==> flow/design.v <==
`timescale 1ns / 1ps
module high_speed_pursuit(
clk, speaker
    );
    input clk;
    output speaker;
    reg [27:0] tone;
    initial
    begin
    tone <= 0;
    end
    always @(posedge clk) tone <= tone + 1;
    wire [6:0] fastsweep = (tone[22]?tone[21:15] : ~tone[21:15]);
    wire [6:0] slowsweep = (tone[22]?tone[24:18] : ~tone[24:18]);
    wire [14:0] clkdivider = {2'b01, (tone[27] ? slowsweep : fastsweep), 6'b000000};
    reg [14:0] counter;
    initial
    begin
    counter <= 0;
    end
    always @(posedge clk) if (counter == 0) counter <= clkdivider; else counter <= counter - 1;
    reg speaker;
    initial
    begin
    speaker <= 0;
    end
    always @(posedge clk) if (counter == 0) speaker <= ~speaker;
endmodule
Step by step through the tools: high_speed_pursuit
Tool output for the design above, in the order of the flow.
Lines are those of the file above, counted from 1.
Operators: Yosys type, input widths -> output width; for muxes data width and select width s.
Library cell names are shortened.
The mark n/a stands for no value.
- design top: high_speed_pursuit
- clock: clk
- cell library: sky130hd
- library corner: tt_025C_1v80

Elaborated design
Source: Yosys, flattened and elaborated, memories not mapped. Widths are those after wreduce. Registers that Yosys merges into a memory's read port (data or address) are not register bits. Print and check cells do not count. Equal cells are merged and count once.
- noted register bits: 44
- input port bits: 1
- output and inout port bits: 1
- word-level cells: 14
- add/subtract/negate cells at 2
- multiplexer cells at 4
- bitwise gates (word level): 3
- reduce/logical cells at 1
- operators with widths (cell ; count):
    $add 28x1->28 const B ; 1
    $mux 7 ; 3
    $sub 15x1->15 const B ; 1
    $logic_not 15->1 ; 1
    $not 7->7 ; 2
    $mux 13 ; 1
    $not 1->1 ; 1

Depth
Depth = most cells in a row (Yosys ltp): at word level without a register or memory, in the mapped netlist without a sequential cell, where the memories' decode and read muxes count.
- noted depth in word-level cells: 4
- ABC_AREA at 0
- noted gate-level depth with buffers: 6
- mapped depth without buffers: 6

Synthesis result
Yosys stat after the flow's synthesis: flattened, memories mapped to cells. It holds for the ABC_AREA given above (unset counts as 0); a run with the other value may have another netlist.
The area totals of this step are shown rounded.
- cell types (type ; count ; area in all (um2)):
    dfxtp_1 ; 43 ; 860.826
    xnor2_1 ; 30 ; 262.752
    xor2_1 ; 13 ; 113.859
    mux2i_1 ; 10 ; 100.096
    nand3_1 ; 13 ; 65.062
    nor2_1 ; 17 ; 63.811
    ha_1 ; 5 ; 62.56
    nand2_1 ; 16 ; 60.058
    nand4_1 ; 6 ; 37.536
    nor4_1 ; 5 ; 31.28
    edfxtp_1 ; 1 ; 30.029
    inv_1 ; 7 ; 26.275
    and3_1 ; 4 ; 25.024
    nor3_1 ; 5 ; 25.024
    nor3_4 ; 1 ; 16.266
    nand3b_1 ; 2 ; 15.014
    o21ai_0 ; 3 ; 15.014
    nor2b_1 ; 2 ; 12.512
Other cell types: 13; their cells: 15.
- noted cell count: 198
- cell area after synthesis at 0.0019 mm2
- sequential area: 0.00089 mm2
- flip-flop cells at 44
- buffer cells: 3

Path before layout
Path of least setup slack by OpenSTA after synthesis, without wires, with an ideal clock, recovery checks aside; 20% of the period is set as input and as output delay. Where synthesis merged equal registers, the netlist keeps one of their names.
- path type: register to register
- start: reg counter[10]
- end: reg speaker
- noted clock period: 3.46 ns
- library setup time at 0.297 ns
- time at the first pin at 0.000 ns
- arrival time at 1.673 ns
- required time at 3.163 ns
- noted path slack: 1.491 ns
- noted path delay: 1.970 ns
- noted stages on the path: 5
- noted buffers on the path: 1
- synthesis period reached: 1.969 ns
"path delay" is the arrival time less input delay plus setup time.
"stages on the path" counts driving pins, that of a launching flip-flop among them; a cell with two outputs on the path counts twice.
"synthesis period reached" = period - worst setup slack (recovery checks aside). The figure is calculated, with input and output delays left at 20% of the set period.
Between the ends stands the longest chain of elaborated cells between them, by number of cells; it is not shown to be the way that was timed. Of several equally long chains one is given.
Each line given opens the expression or statement behind the cell; cells for indexed reads and writes are added by Yosys, which also makes memories of some case tables.
- cells stage by stage: dfxtp_1 > or4_4 > or3_4 > nor3_4 > buf_6
- cells in the longest elaborated chain: 1
- elaborated cells on any way between the ends: 1
- those cells by class: 1 x reduce/logical
- RTL lines, path post-synthesis (item ; RTL line ; RTL):
    from (decl) ; 16 ; reg [14:0] counter;
    from (assign) ; 21 ; always @(posedge clk) if (counter == 0) counter <= clkdivider; else counter <= counter - 1;
    $logic_not 15->1 ; 27 ; always @(posedge clk) if (counter == 0) speaker <= ~speaker;
    to (assign) ; 27 ;
    to (decl) ; 6 ; output speaker;

Worst path after layout
From the final timing report of run A: the path of least setup slack in the routed layout; clock arrival at registers is part of the times.
- path type: register to register
- start: reg counter[4]
- end: reg speaker
- noted clock period: 2.46 ns
- library setup time at 0.28 ns
- time at the first pin at 0.30 ns
- arrival time at 2.16 ns
- required time at 2.48 ns
- noted path slack: 0.32 ns
- noted stages on the path: 5
- noted buffers on the path: 1
Between the ends stands the longest chain of elaborated cells between them, by number of cells; it is not shown to be the way that was timed. Of several equally long chains one is given.
- cells stage by stage: dfxtp_1 > nor4_2 > nand3_1 > nor3_4 > buf_6
- cells in the longest elaborated chain: 1
- elaborated cells on any way between the ends: 1
- those cells by class: 1 x reduce/logical
- RTL lines, path after layout (item ; RTL line ; RTL):
    from (decl) ; 16 ; reg [14:0] counter;
    from (assign) ; 21 ; always @(posedge clk) if (counter == 0) counter <= clkdivider; else counter <= counter - 1;
    $logic_not 15->1 ; 27 ; always @(posedge clk) if (counter == 0) speaker <= ~speaker;
    to (assign) ; 27 ;
    to (decl) ; 6 ; output speaker;

Subject: flow runs of high_speed_pursuit

Hi,

Module high_speed_pursuit, platform sky130hd: 2 stored runs of the flow (Yosys, OpenROAD) with differing settings, in no particular order. Input and output delays are each 20% of the period that was set; the output load is 0.01 pF.
"clock period achieved": clock period set for the run, less the worst setup slack. It is reckoned from that one timing run; input and output delays stay at 20% of the period that was set.
"critical path time": the worst setup path's part of the clock period (all of it between registers, 20% less for each end at a port) less its slack. A launch clock that arrives late makes it longer, a capture clock that arrives late makes it shorter.
By "total power of the final layout" is meant OpenSTA's value without simulated activity: inputs other than the clock are taken to toggle once in ten clock periods, and the tool carries that through the logic.
The results are shown rounded.

Run A
Settings were period_ns = 2.46; CORE_UTILIZATION = 49; PLACE_DENSITY_LB_ADDON = 0.19; CORE_ASPECT_RATIO = 0.59; GPL_TIMING_DRIVEN = 0; CTS_CLUSTER_SIZE = 42; CTS_CLUSTER_DIAMETER = 153; MIN_ROUTING_LAYER = met1; MAX_ROUTING_LAYER = met4; CAP_MARGIN = 20; CORE_MARGIN = 2; SLEW_MARGIN = 20
- noted the final setup TNS: 0.000 ns
- critical path time: 2.14 ns
- worst setup path kind: register to register
- worst setup slack after layout: 0.32 ns
- total power of the final layout: 0.0012 W
- clock period achieved at 2.139 ns
- Yosys chip area after synthesis at 0.0019 mm2
- worst hold slack in the final report at 0.42 ns
- standard-cell area after layout at 0.0021 mm2
- area of the die: 0.0045 mm2
- noted the post-route utilization: 56 %

Run B
Settings were period_ns = 3.44; CORE_UTILIZATION = 56; SETUP_SLACK_MARGIN = 0.42; PLACE_DENSITY = 0.86; CELL_PAD_IN_SITES_DETAIL_PLACEMENT = 1; TNS_END_PERCENT = 60; CTS_CLUSTER_SIZE = 65; CTS_CLUSTER_DIAMETER = 148; SLEW_MARGIN = 20; MAX_ROUTING_LAYER = met4; CAP_MARGIN = 20; CORE_MARGIN = 2
- noted the final setup TNS: 0.000 ns
- critical path time: 2.23 ns
- worst setup path kind: register to register
- worst setup slack after layout: 1.2 ns
- total power of the final layout: 0.00079 W
- clock period achieved at 2.225 ns
- Yosys chip area after synthesis at 0.0019 mm2
- worst hold slack in the final report at 0.43 ns
- standard-cell area after layout at 0.0021 mm2
- area of the die: 0.004 mm2
- noted the post-route utilization: 62 %

Regards
